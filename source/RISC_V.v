==> flow/design.v <==
`timescale 1ns/1ps
module ALU(ALUControl, a, b, zero, less, greater, w);
    parameter N = 16;
    input [2:0] ALUControl;
    input signed [N-1:0] a, b;
    output zero, less, greater;
    output reg signed [N-1:0] w;
    always @(*) begin
        case (ALUControl)
            3'b000   :  w = a + b;
            3'b001   :  w = a - b;
            3'b010   :  w = a & b;
            3'b011    :  w = a | b;
            3'b101   :  w = $signed(a) < $signed(b) ? 16'd1 : 16'd0;
            3'b100   :  w = a ^ b;
            3'b110   :  w = $signed(a) >= $signed(b) ? 16'd1 : 16'd0;
            default:  w = {N{1'b0}};
        endcase
    end
    assign zero = (~|w);
    assign less = (|w);
    assign greater = |w;
endmodule
`timescale 1ns/1ps
module ALU_Controller(func3, Branch_funct, ALUOp, ALUControl);
    input [2:0] func3;
    input [1:0] Branch_funct;
    input [1:0] ALUOp;  
    output reg [2:0] ALUControl;
    always @(*)begin
        case (ALUOp)
            2'b00   : ALUControl = 3'b000;
            2'b01   : ALUControl = 
                        (Branch_funct == 2'b00) ? 3'b001:
                        (Branch_funct == 2'b01) ? 3'b001:
                        (Branch_funct == 2'b10) ? 3'b101: 
                        (Branch_funct == 2'b11) ? 3'b110: 2'b00;
            2'b10   : ALUControl = 
                        (func3 == 3'b000) ? 3'b000:
                        (func3 == 3'b001)  ? 3'b001:
                        (func3 == 3'b111) ? 3'b010:
                        (func3 == 3'b110) ? 3'b011:
                        (func3 == 3'b010) ? 3'b101 : 3'bzzz;
            2'b11   : ALUControl = 3'b000;
            default: ALUControl = 3'b000;
        endcase
    end
endmodule
`timescale 1ns/1ps
module BranchController(Branch_funct, branch, less, greater, zero, w);
    input branch, zero, less, greater;
    input [1:0] Branch_funct;
    parameter [1:0] BEQ = 2'b00, BNE = 2'b01, BLT = 2'b10,
                    BGE = 2'b11;
    output reg w;
    always@(*) begin
        case (Branch_funct)
            BEQ   : w = branch && zero;
            BNE   : w = branch && ~zero;
            BLT   : w = branch && less;
            BGE   : w = branch && greater;
        endcase
    end
endmodule
`timescale 1ns/1ps
module RISC_V_Datapath(clk, rst, PCWrite, adrSrc, memWrite,
                    IRWrite, resultSrc, ALUControl,
                    ALUSrcA, ALUSrcB, immSrc, regWrite,
                    op, func3, Branch_funct, zero, less, greater, funct7,
                    User_in, User_read);
    input clk, rst, PCWrite, adrSrc, memWrite, IRWrite, regWrite;
    input [1:0] resultSrc, ALUSrcA, ALUSrcB;
    input [2:0] ALUControl;
    input [2:0] immSrc;
    input [5:0] User_in;
    output[15:0] User_read;
    output [2:0] op;
    output [2:0] func3;
    output [1:0] Branch_funct;
    output  zero, less, greater, funct7;
    wire [15:0] Adr, PC, ReadData, OldPC;
    wire [15:0] ImmExt, instr, Data;
    wire [15:0] RD1, RD2, A, B, SrcA, SrcB;
    wire [15:0] ALUResult, ALUOut, Result;
    CRegister  PCR  (.in(Result),    .en(PCWrite), .rst(rst), .clk(clk), .out(PC));
    CRegister OldPCR(.in(PC),        .en(IRWrite), .rst(rst), .clk(clk), .out(OldPC));
    CRegister  IR   (.in(ReadData),  .en(IRWrite), .rst(rst), .clk(clk), .out(instr));
    CRegister MDR   (.in(ReadData),  .en(1'b1),    .rst(rst), .clk(clk), .out(Data));
    CRegister AR    (.in(RD1),       .en(1'b1),    .rst(rst), .clk(clk), .out(A));
    CRegister BR    (.in(RD2),       .en(1'b1),    .rst(rst), .clk(clk), .out(B));
    CRegister ALUR  (.in(ALUResult), .en(1'b1),    .rst(rst), .clk(clk), .out(ALUOut));
    Mux2to1 AdrMux(.slc(adrSrc),    .a(PC),     .b(Result), .w(Adr));
    Mux4to1 AMux     (.slc(ALUSrcA),   .a(PC),     .b(OldPC),  .c(A),         .d(16'd0),  .w(SrcA));
    Mux4to1 BMux     (.slc(ALUSrcB),   .a(B),      .b(ImmExt), .c(16'd2),     .d(16'd0),  .w(SrcB));
    Mux4to1 ResultMux(.slc(resultSrc), .a(ALUOut), .b(Data),   .c(ALUResult), .d(ImmExt), .w(Result));
    ImmExtension Extend(
        .immSrc(immSrc), .data({instr[15], instr[11:0]}), .w(ImmExt)
    );
    ALU ALU_Instance(
        .ALUControl(ALUControl), .a(SrcA), .b(SrcB), 
        .zero(zero), .less(less), .greater(greater), .w(ALUResult)
    );
    Memory DM(
        .memAdr(Adr[5:0]), .writeData(B), .clk(clk), 
        .memWrite(memWrite), .readData(ReadData),
        .User_in_check(User_in), .User_readData(User_read)
    );
    RegisterFile RF(
        .clk(clk), 
        .regWrite(regWrite),
        .writeData(Result), 
        .readData1(RD1), .readData2(RD2),
        .readRegister1(instr[5:3]), 
        .readRegister2(instr[8:6]),
        .writeRegister(instr[11:9])
    );
    assign funct7 = instr[15]; 
    assign op = instr[14:12];
    assign func3 = instr[2:0];
    assign Branch_funct = instr[11:10];
endmodule
`timescale 1ns/1ps
module CRegister(in, en, rst, clk, out);
    parameter N = 16;
    input [N-1:0] in;
    input en, clk, rst;
    output reg [N-1:0] out;
    always @(posedge clk or posedge rst) begin
        if (rst)
            out <= {N{1'b0}};
        else if (en)
            out <= in;
    end
endmodule
`timescale 1ns/1ps
module ImmExtension(immSrc, data, w);
    input [2:0] immSrc;
    input [12:0] data;
    parameter [2:0] L_T = 3'b000, S_T = 3'b001,
                    B_T = 3'b010, J_T = 3'b011,
                    I_T = 3'b100;
    output reg [15:0] w;
    always @(immSrc, data) begin
        case (immSrc)
            L_T   : w <= {{9{data[12]}},data[12], data[8:6] , data[2:0]};
            S_T   : w <= {{19{data[12]}},data[12], data[5:0]};
            J_T   : w <= {{3{data[12]}},data[12], data[11:0]};
            B_T   : w <= {{11{data[12]}}, data[12], data[9], data[2:0]};
            I_T   : w <= {{9{data[12]}},data[12], data[8:6], data[2:0]};
            default: w <= 16'dx;
        endcase
    end
endmodule
`timescale 1ns/1ps
module Memory(clk , memWrite, memAdr, writeData, readData, User_in_check, User_readData);
  input clk,  memWrite;
  input [15:0] writeData; 
  input [5:0] memAdr;
  input [5:0] User_in_check;
  output [15:0] readData;
  output [15:0] User_readData;
  reg [15:0] memData[0:63];
  integer i;
  initial begin
    for(i = 1; i <= 63 ; i = i+2) begin
      memData[i] = i; 
      end
     memData[0] =  16'h52c6;  
     memData[2] = 16'h1408;  
     memData[4] = 16'h5641;  
     memData[6] = 16'h520a;  
     memData[8] = 16'h1808;   
     memData[10] = 16'h3914;  
     memData[12] = 16'h4004;   
     memData[14] = 16'h5420;  
     memData[16] = 16'hd7df;  
     memData[18] = 16'hB4c4;  
     memData[20] = 16'h0a10;  
     memData[22] = 16'h2c9c;  
     memData[24] = 16'h4000;  
     memData[26] = 16'd0;
     memData[28] = 16'd0;
     memData[30] = 16'd3;
     memData[32] = 16'd1;
     memData[34] = 16'd7;
     memData[36] = 16'd2;
     memData[38] = 16'd9;
     memData[40] = 16'd5;
     memData[42] = 16'd8;
     memData[44] = 16'd6;
     memData[46] = 16'd9;
     memData[48] = 16'd0;
  end
  always @(posedge clk)
    begin
          if (memWrite == 1 ) begin
              memData[memAdr] = writeData;   
	end          
    end
  assign readData = memData[memAdr];  
  assign User_readData = memData[User_in_check];
endmodule
`timescale 1ns/1ps
module MainController(clk, rst, op,
                      PCUpdate, adrSrc, memWrite, branch,
                      IRWrite, resultSrc, ALUOp, 
                      ALUSrcA, ALUSrcB, immSrc, regWrite, jump);
    input [2:0] op;
    input clk, rst;
    output reg [1:0]  resultSrc, ALUSrcA, ALUSrcB, ALUOp;
    output reg [2:0] immSrc;
    output reg adrSrc, regWrite, memWrite, PCUpdate, branch, IRWrite, jump;
    parameter [2:0] R_T = 3'b000, L_T = 3'b001,
                    S_T = 3'b010, B_T = 3'b011,
                    J_T = 3'b100, I_T = 3'b101;
    reg [11:0] pstate;
    reg [11:0] nstate;
    always @(*) begin
        case (pstate)
            12'b000000000001   : nstate = 12'b000000000010;
            12'b000000000010  : nstate =  (op == L_T)    ? 12'b000000000100     :
                                 (op == R_T)    ? 12'b000000010000     :
                                 (op == B_T)    ? 12'b000001000000     :                                   
                                 (op == J_T)    ? 12'b000000001000     :
                                 (op == S_T)    ? 12'b000010000000     : 
                                 (op == I_T)    ? 12'b100000000001     :12'b000000000001;   
            12'b100000000001 : nstate = 12'b000000100000;
            12'b000000000100 : nstate = 12'b001000000001;
            12'b000000010000 : nstate = 12'b000000100000;
            12'b000000100000: nstate = 12'b000000000001;
            12'b000001000000 : nstate = 12'b000000000001;
            12'b000000001000 : nstate = 12'b000000000001;
            12'b000010000000 : nstate = 12'b000100000000;
            12'b000100000000: nstate = 12'b000000000001;
            12'b001000000001: nstate = 12'b010000000001;
            12'b010000000001 : nstate = 12'b000000000001;
            default: nstate = 12'b000000000001;
        endcase
    end
    always @(pstate) begin
        {resultSrc, memWrite, ALUOp, ALUSrcA, ALUSrcB, immSrc, 
                regWrite, PCUpdate, branch, IRWrite, jump, adrSrc} = 18'b0;
        case (pstate)
            12'b000000000001 : begin
                IRWrite   = 1'b1;
                adrSrc    = 1'b0;
                ALUSrcA   = 2'b00;
                ALUSrcB   = 2'b10;
                ALUOp     = 2'b00;
                resultSrc = 2'b10;
                PCUpdate  = 1'b1;
            end
            12'b000000000010: begin
                ALUSrcA   = 2'b01;
                ALUSrcB   = 2'b01;
                ALUOp     = 2'b00;
                immSrc    = 3'b010;
            end
            12'b100000000001: begin 
                ALUSrcA   = 2'b10;
                ALUSrcB   = 2'b01;
                immSrc    = 3'b100;
                ALUOp     = 2'b11;
            end
            12'b000000000100: begin 
                ALUSrcA   = 2'b10;
                ALUSrcB   = 2'b01;
                immSrc    = 3'b000;
                ALUOp     = 2'b11;
            end
            12'b001000000001: begin
                resultSrc = 2'b00;
                adrSrc    = 1'b1;
            end
            12'b010000000001: begin
                resultSrc = 2'b01;
                regWrite  = 1'b1;
            end
            12'b000000010000: begin
                ALUSrcA   = 2'b10;
                ALUSrcB   = 2'b00;
                ALUOp     = 2'b10;
            end
            12'b000001000000: begin
                ALUSrcA   = 2'b10;
                ALUSrcB   = 2'b00;
                ALUOp     = 2'b01;
                resultSrc = 2'b00;
                branch    = 1'b1;
            end
            12'b000000001000: begin
                ALUSrcA   = 2'b01;
                ALUSrcB   = 2'b01;
                ALUOp     = 2'b00;
                resultSrc = 2'b10;
                immSrc    = 3'b011;
                jump      = 1'b1;
            end
            12'b000010000000: begin
                ALUSrcA   = 2'b10;
                ALUSrcB   = 2'b01;
                ALUOp     = 2'b00;
                immSrc    = 3'b001;
            end
            12'b000100000000: begin
                resultSrc = 2'b00;
                adrSrc    = 1'b1;
                memWrite  = 1'b1;
            end
            12'b000000100000: begin
                resultSrc = 2'b00;
                regWrite  = 1'b1;
            end
        endcase
    end
    always @(posedge clk or posedge rst) begin
        if (rst)
            pstate <= 12'b000000000001;
        else
            pstate <= nstate;
    end
endmodule
`timescale 1ns/1ps
module Mux2to1(slc, a, b, w);
    parameter N = 16;
    input slc;
    input [N-1:0] a, b;
    output [N-1:0] w;
    assign w = ~slc ? a : b;
endmodule
`timescale 1ns/1ps
module Mux4to1(slc, a, b, c, d, w);
    parameter N = 16;
    input [1:0] slc;
    input [N-1:0] a, b, c, d;
    output reg [N-1:0] w;
    always @(*) begin
        case (slc)
            2'b00  : w <= a;
            2'b01  : w <= b;
            2'b10  : w <= c;
            2'b11  : w <= d;
            default: w <= {N{1'bz}};
        endcase
    end
endmodule
`timescale 1ns/1ps
module RISC_V(clk, rst, User_in, User_read);
    input clk, rst;
    input [5:0] User_in;  
    wire [2:0] func3, ALUControl;
    wire[2:0] immSrc;
    assign clk_in1 = clk;
    assign reset = rst;
    output [15:0] User_read;  
    wire zero, less,greater, PCSrc, memWrite, 
         regWrite, ALUSrc, PCWrite, adrSrc, IRWrite, funct7;
    wire [1:0] resultSrc, ALUSrcA, ALUSrcB, Branch_funct;
    wire [2:0] op; 
    RISC_V_Controller CU(
        .clk(clk), .rst(rst), .op(op), 
        .func3(func3), .immSrc(immSrc), .zero(zero), 
        .less(less), .greater(greater), .PCWrite(PCWrite),
        .adrSrc(adrSrc), .memWrite(memWrite), 
        .IRWrite(IRWrite), .resultSrc(resultSrc), 
        .ALUControl(ALUControl), .ALUSrcA(ALUSrcA),
        .ALUSrcB(ALUSrcB), .regWrite(regWrite),
        .Branch_funct(Branch_funct)
    );
    RISC_V_Datapath DP(
        .clk(clk), .rst(rst), .less(less), .greater(greater),
        .PCWrite(PCWrite), .adrSrc(adrSrc),
        .memWrite(memWrite), .IRWrite(IRWrite), 
        .resultSrc(resultSrc), .immSrc(immSrc), 
        .ALUControl(ALUControl), .op(op),
        .ALUSrcA(ALUSrcA), .func3(func3),
        .ALUSrcB(ALUSrcB), .zero(zero),
        .regWrite(regWrite), .Branch_funct(Branch_funct), .funct7(funct7),
        .User_in(User_in), .User_read(User_read)
    );
endmodule
`timescale 1ns/1ps
module RISC_V_Controller(clk, rst, op, func3, Branch_funct, zero,less, greater,
                    PCWrite, adrSrc, memWrite,
                    IRWrite, resultSrc, ALUControl,
                    ALUSrcA, ALUSrcB, immSrc, regWrite);
    input [2:0] op;
    input [2:0] func3;
    input [1:0] Branch_funct;
    input clk, rst, zero, less, greater;
    output PCWrite, adrSrc, memWrite, IRWrite, regWrite;
    output [1:0] resultSrc, ALUSrcA, ALUSrcB;
    output [2:0] ALUControl;
    output [2:0] immSrc;
    wire PCUpdate, branch, Branch_out, jump;
    wire[1:0] ALUOp;
    MainController mainController(
        .clk(clk), .rst(rst), .op(op),
        .PCUpdate(PCUpdate),
        .adrSrc(adrSrc), .memWrite(memWrite),
        .branch(branch), .resultSrc(resultSrc),
        .ALUSrcA(ALUSrcA), .ALUSrcB(ALUSrcB),
        .immSrc(immSrc), .regWrite(regWrite),
        .IRWrite(IRWrite), .ALUOp(ALUOp), .jump(jump)
    );
    ALU_Controller ALUController(
        .func3(func3),  .ALUOp(ALUOp), .ALUControl(ALUControl), .Branch_funct(Branch_funct)
    );    
    BranchController Branch_Control(
                                    .Branch_funct(Branch_funct), .branch(branch), .less(less),
                                     .greater(greater), .zero(zero), .w(Branch_out)
                                    );
    assign PCWrite = (PCUpdate | Branch_out | jump); 
endmodule
`timescale 1ns/1ps
module RegisterFile(clk, regWrite,
                    readRegister1, readRegister2,
                    writeRegister, writeData,
                    readData1, readData2);
    parameter WordLen = 16;
    parameter WordCount = 16;
    input regWrite, clk;
    input [2:0] readRegister1, readRegister2, writeRegister;
    input [WordLen-1:0] writeData;
    output [WordLen-1:0] readData1, readData2;
    integer i;
    reg [WordLen-1:0] registerFile [0:(WordCount /2)-1];
    initial begin
        for(i = 1; i <= 7; i = i + 1) begin
            registerFile[i] = 16'd0;
            end
        registerFile[0] = 16'h0;  
         end
    always @(posedge clk) begin
        if (regWrite)
            registerFile[writeRegister] <= writeData;
    end
    assign readData1 = registerFile[readRegister1];
    assign readData2 = registerFile[readRegister2];
endmodule
# From RTL to reports: RISC_V
# The steps from the RTL of RISC_V to its reports follow in flow order.
# Lines are those of the file above, counted from 1.
# Cell names lack the library's common part.
# A cell with - has no value.
# setup
design	RISC_V
clk_port	clk
library	sky130hd
lib_corner	tt_025C_1v80

# Elaborated design
# Source: Yosys, flattened and elaborated, memories not mapped. Widths are those after wreduce. Registers that Yosys merges into a memory's read port (data or address) are not register bits. Print and check cells do not count. Equal cells are merged and count once.
# Yosys's memory passes give these memory sizes; they may raise the number of words (mostly to a power of two), join words into wider ones and drop unused or constant bits.
# bits
reg_bits	92
mem_bits_rw	1152
clocked_rd_ports_x_width	32
n_memories	2
inputBits	8
wordCells	130
# mem_list
name	size	width	read_ports	wr	line_no	text
DP.DM.memData	64	16	2	1	162	reg [15:0] memData[0:63];
DP.RF.registerFile	8	16	2	1	427	reg [WordLen-1:0] registerFile [0:(WordCount /2)-1];
# op_classes
addsub	2
compare	2
eq_ne	46
muxes	43
logic	5
n_reduce_logical	24
# op_table
operator	count
16-bit parallel mux with 4-bit select	4
16-bit parallel mux with 7-bit select	1
12-bit parallel mux with 6-bit select	1
12-bit two-way mux	6
16-bit two-way mux	2
3-bit two-way mux	10
3-bit == test (second input constant)	8
3-bit by 2-bit == test with 1-bit output (second input constant)	7
2-bit == test (second input constant)	10
16-bit adder	1
16-bit subtractor	1
16-bit >= comparator	1
16-bit less-than comparator	1
16-bit bitwise AND	1
16-bit OR	1
16-bit bitwise XOR	1
16-bit OR reduction	1
2-bit OR reduction	8
12-bit by 1-bit == test with 1-bit output (second input constant)	1
12-bit by 10-bit == test with 1-bit output (second input constant)	1
12-bit by 11-bit == test with 1-bit output (second input constant)	1
12-bit == test (second input constant)	1
12-bit by 2-bit == test with 1-bit output (second input constant)	1
12-bit by 3-bit == test with 1-bit output (second input constant)	1
12-bit by 4-bit == test with 1-bit output (second input constant)	1
12-bit by 5-bit == test with 1-bit output (second input constant)	1
12-bit by 6-bit == test with 1-bit output (second input constant)	1
12-bit by 7-bit == test with 1-bit output (second input constant)	1
# Not listed: further kinds 18, cells in them 47.

# Logic depth
# Yosys ltp: most cells in a row. Word level: on the elaborated netlist, between registers, memories and ports. Mapped: between sequential cells and ports; inverters and the memories' decode and read muxes count.
# logic_depth
word_depth	15
ABC_AREA	0
ltp_mapped	26

# Mapped cells and area
# Source: synth_stat.txt of the flow (Yosys; design flattened, memories mapped). It holds for the ABC_AREA given above (unset counts as 0); a run with the other value may have another netlist.
# mapped
mapped_cells	4160
area_um2	61681.7
ffs	1276
n_buf	328
# by_type
type	count	type_area_um2
edfxtp_1	1152	3.46E+04
mux4_2	412	9.28E+03
dfrtp_1	123	3.08E+03
nand2_1	530	1.99E+03
mux2_2	79	889.603
mux2i_1	87	870.835
a21oi_1	171	855.821
nand3_1	163	815.782
a221oi_1	91	797.014
a22oi_1	90	675.648
nor2_1	169	634.358
ha_1	48	600.576
clkbuf_1	147	551.779
o21ai_0	80	400.384
buf_2	79	395.379
a211oi_1	50	375.36
nor3_1	60	300.288
buf_1	79	296.534
# Not listed: further types 84, cells in them 550.
# By module: a second synthesis without flattening, with its own total; a netlist apart from the flattened one above.
# unflattened
cells_unflattened	3918
hier_area_um2	64027.7
# Each row is one instance without its submodules.
# modules
mod	instances	n_cells	area_um2	seq_area_um2
Memory	1	2795	47949.7	30749.5
RegisterFile	1	255	6044.5	3843.7
CRegister	7	35	653.1	400.4
ALU	1	462	3099.2	0.0
Mux4to1	3	20	424.2	0.0
MainController	1	40	475.5	301.5
Mux2to1	1	18	249.0	0.0
ImmExtension	1	22	231.5	0.0
ALU_Controller	1	13	85.1	0.0
BranchController	1	5	35.0	0.0
RISC_V_Datapath	1	2	7.5	0.0
RISC_V_Controller	1	1	6.3	0.0
RISC_V	1	0	0.0	0.0

# Worst setup path after synthesis
# OpenSTA on the mapped netlist: ideal clock, no wires. The path of least setup slack (recovery checks aside). Input and output delay are each 20% of the period. Register names are those of the netlist, which keeps one name where synthesis merged equal registers.
# synth_path
path_kind	input to output
startpoint	input port User_in[0]
endpoint	output port User_read[0]
clock_period_ps	14600
out_delay_ps	2920
arrival_time_ps	5566
path_slack_ps	6114
delay_ps	2646
driving_pins	6
path_buffers	3
period_less_setup_slack_ps	8486
# "delay_ps" = arrival - input delay + setup time.
# A path that ends at an output port has no setup time.
# "driving_pins": output pins that drive a net of the path, with the launching flip-flop's if there is one; two outputs of one cell count as two.
# "period_less_setup_slack_ps" is the clock period less the worst setup slack; recovery checks do not enter. This is arithmetic on one report: input and output delays are still those of the set period (20% each).
# The rows between start and end are the longest chain of elaborated cells between them; the timing report does not say that the signal goes this way. Where chains are equally long, one stands for them.
# Each line given opens the expression or statement behind the cell; cells for indexed reads and writes are added by Yosys, which also makes memories of some case tables.
# A memory read counts as a cell of the chain, while the word-level depth stops at memories.
# synth_via
path_cell_list	clkbuf_1 buf_1 buf_1 mux4_2 mux4_2 mux4_2
elab_chain_cells	1
cells_between	1
lines_between	1
cone_classes	memory (1)
# synth_rtl
element	line_no	text
from (decl)	350	input [5:0] User_in;
memory read 64 x 16 bit	162	reg [15:0] memData[0:63];
to (decl)	355	output [15:0] User_read;

# Worst path after layout
# From the final timing report of entry A: the path of least setup slack in the routed layout; clock arrival at registers is part of the times.
# The path's times are printed in steps of 10 ps; the period is the one set.
# layout_path
path_kind	register to register
startpoint	register CU.mainController.pstate
endpoint	register DP.IR.out[5]
clock_period_ps	8490
setup_time_ps	80
arrival_time_ps	8870
path_slack_ps	330
driving_pins	21
path_buffers	3
# Where an end lacks its bit number, it is one bit of the signal, or one of the new flip-flops if synthesis recoded a state register.
# layout_via
path_cell_list	dfrtp_1 or2_2 nor4_2 buf_4 mux2i_1 nor2_1 ha_1 nor3_1 o311a_1 nor3_1 a31oi_2 a211oi_4 inv_2 a21oi_4 buf_12 buf_4 nand3_1 a21oi_2 a311o_1 nor4_1 a31oi_1
# layout_rtl
element	line_no	text
from (decl)	216	reg [11:0] pstate;
from (assign)	318	pstate <= 12'b000000000001;
from (assign)	320	pstate <= nstate;
to (assign)	130	out <= {N{1'b0}};
to (assign)	132	out <= in;
to (decl)	127	output reg [N-1:0] out;
# Chain of elaborated cells between the ends: none given.

# Flow measurements of RISC_V on sky130hd: 2 stored runs with different settings, listed in no order. Input and output delays are each 20% of the period that was set; the output load is 0.01 pF.
# "clock_period_reached_ps" means the clock period less the worst setup slack. The figure is calculated, with input and output delays left at 20% of the set period.
# "worst_path_time_ps": the worst setup path's part of the clock period (all of it between registers, 20% less for each end at a port) less its slack. A launch clock that arrives late makes it longer, a capture clock that arrives late makes it shorter.
# "fin_power_w": no workload was simulated; the value follows from the tool's default switching activity.
# "worst_path_time_ps" is known to 10 ps.
# Settings: n/a = not set for that run.
stored run	period_ns	CORE_UTILIZATION	PLACE_DENSITY_LB_ADDON	CELL_PAD_IN_SITES_DETAIL_PLACEMENT	CTS_CLUSTER_DIAMETER	MAX_ROUTING_LAYER	CAP_MARGIN	CORE_MARGIN	SLEW_MARGIN	CELL_PAD_IN_SITES_GLOBAL_PLACEMENT	TNS_END_PERCENT	MIN_ROUTING_LAYER	yosys.chip_area_um2	tns_setup_ps	ws_setup_ps	die_um2	layout_utilization_frac	clock_period_reached_ps	fin_power_w	worst_hold_slack_ps	worst_path_time_ps	worst_setup_path_type
entry A	8.49	29	0.06	0	142	met4	20	2	20	n/a	n/a	n/a	61681.7	0	326	216402.0	0.34	8164	0.013599	463	8160	register to register
entry B	8.18	26	0.02	n/a	n/a	n/a	20	3	20	3	20	met2	61681.7	0	287	243118.0	0.312	7893	0.014447	451	7890	register to register
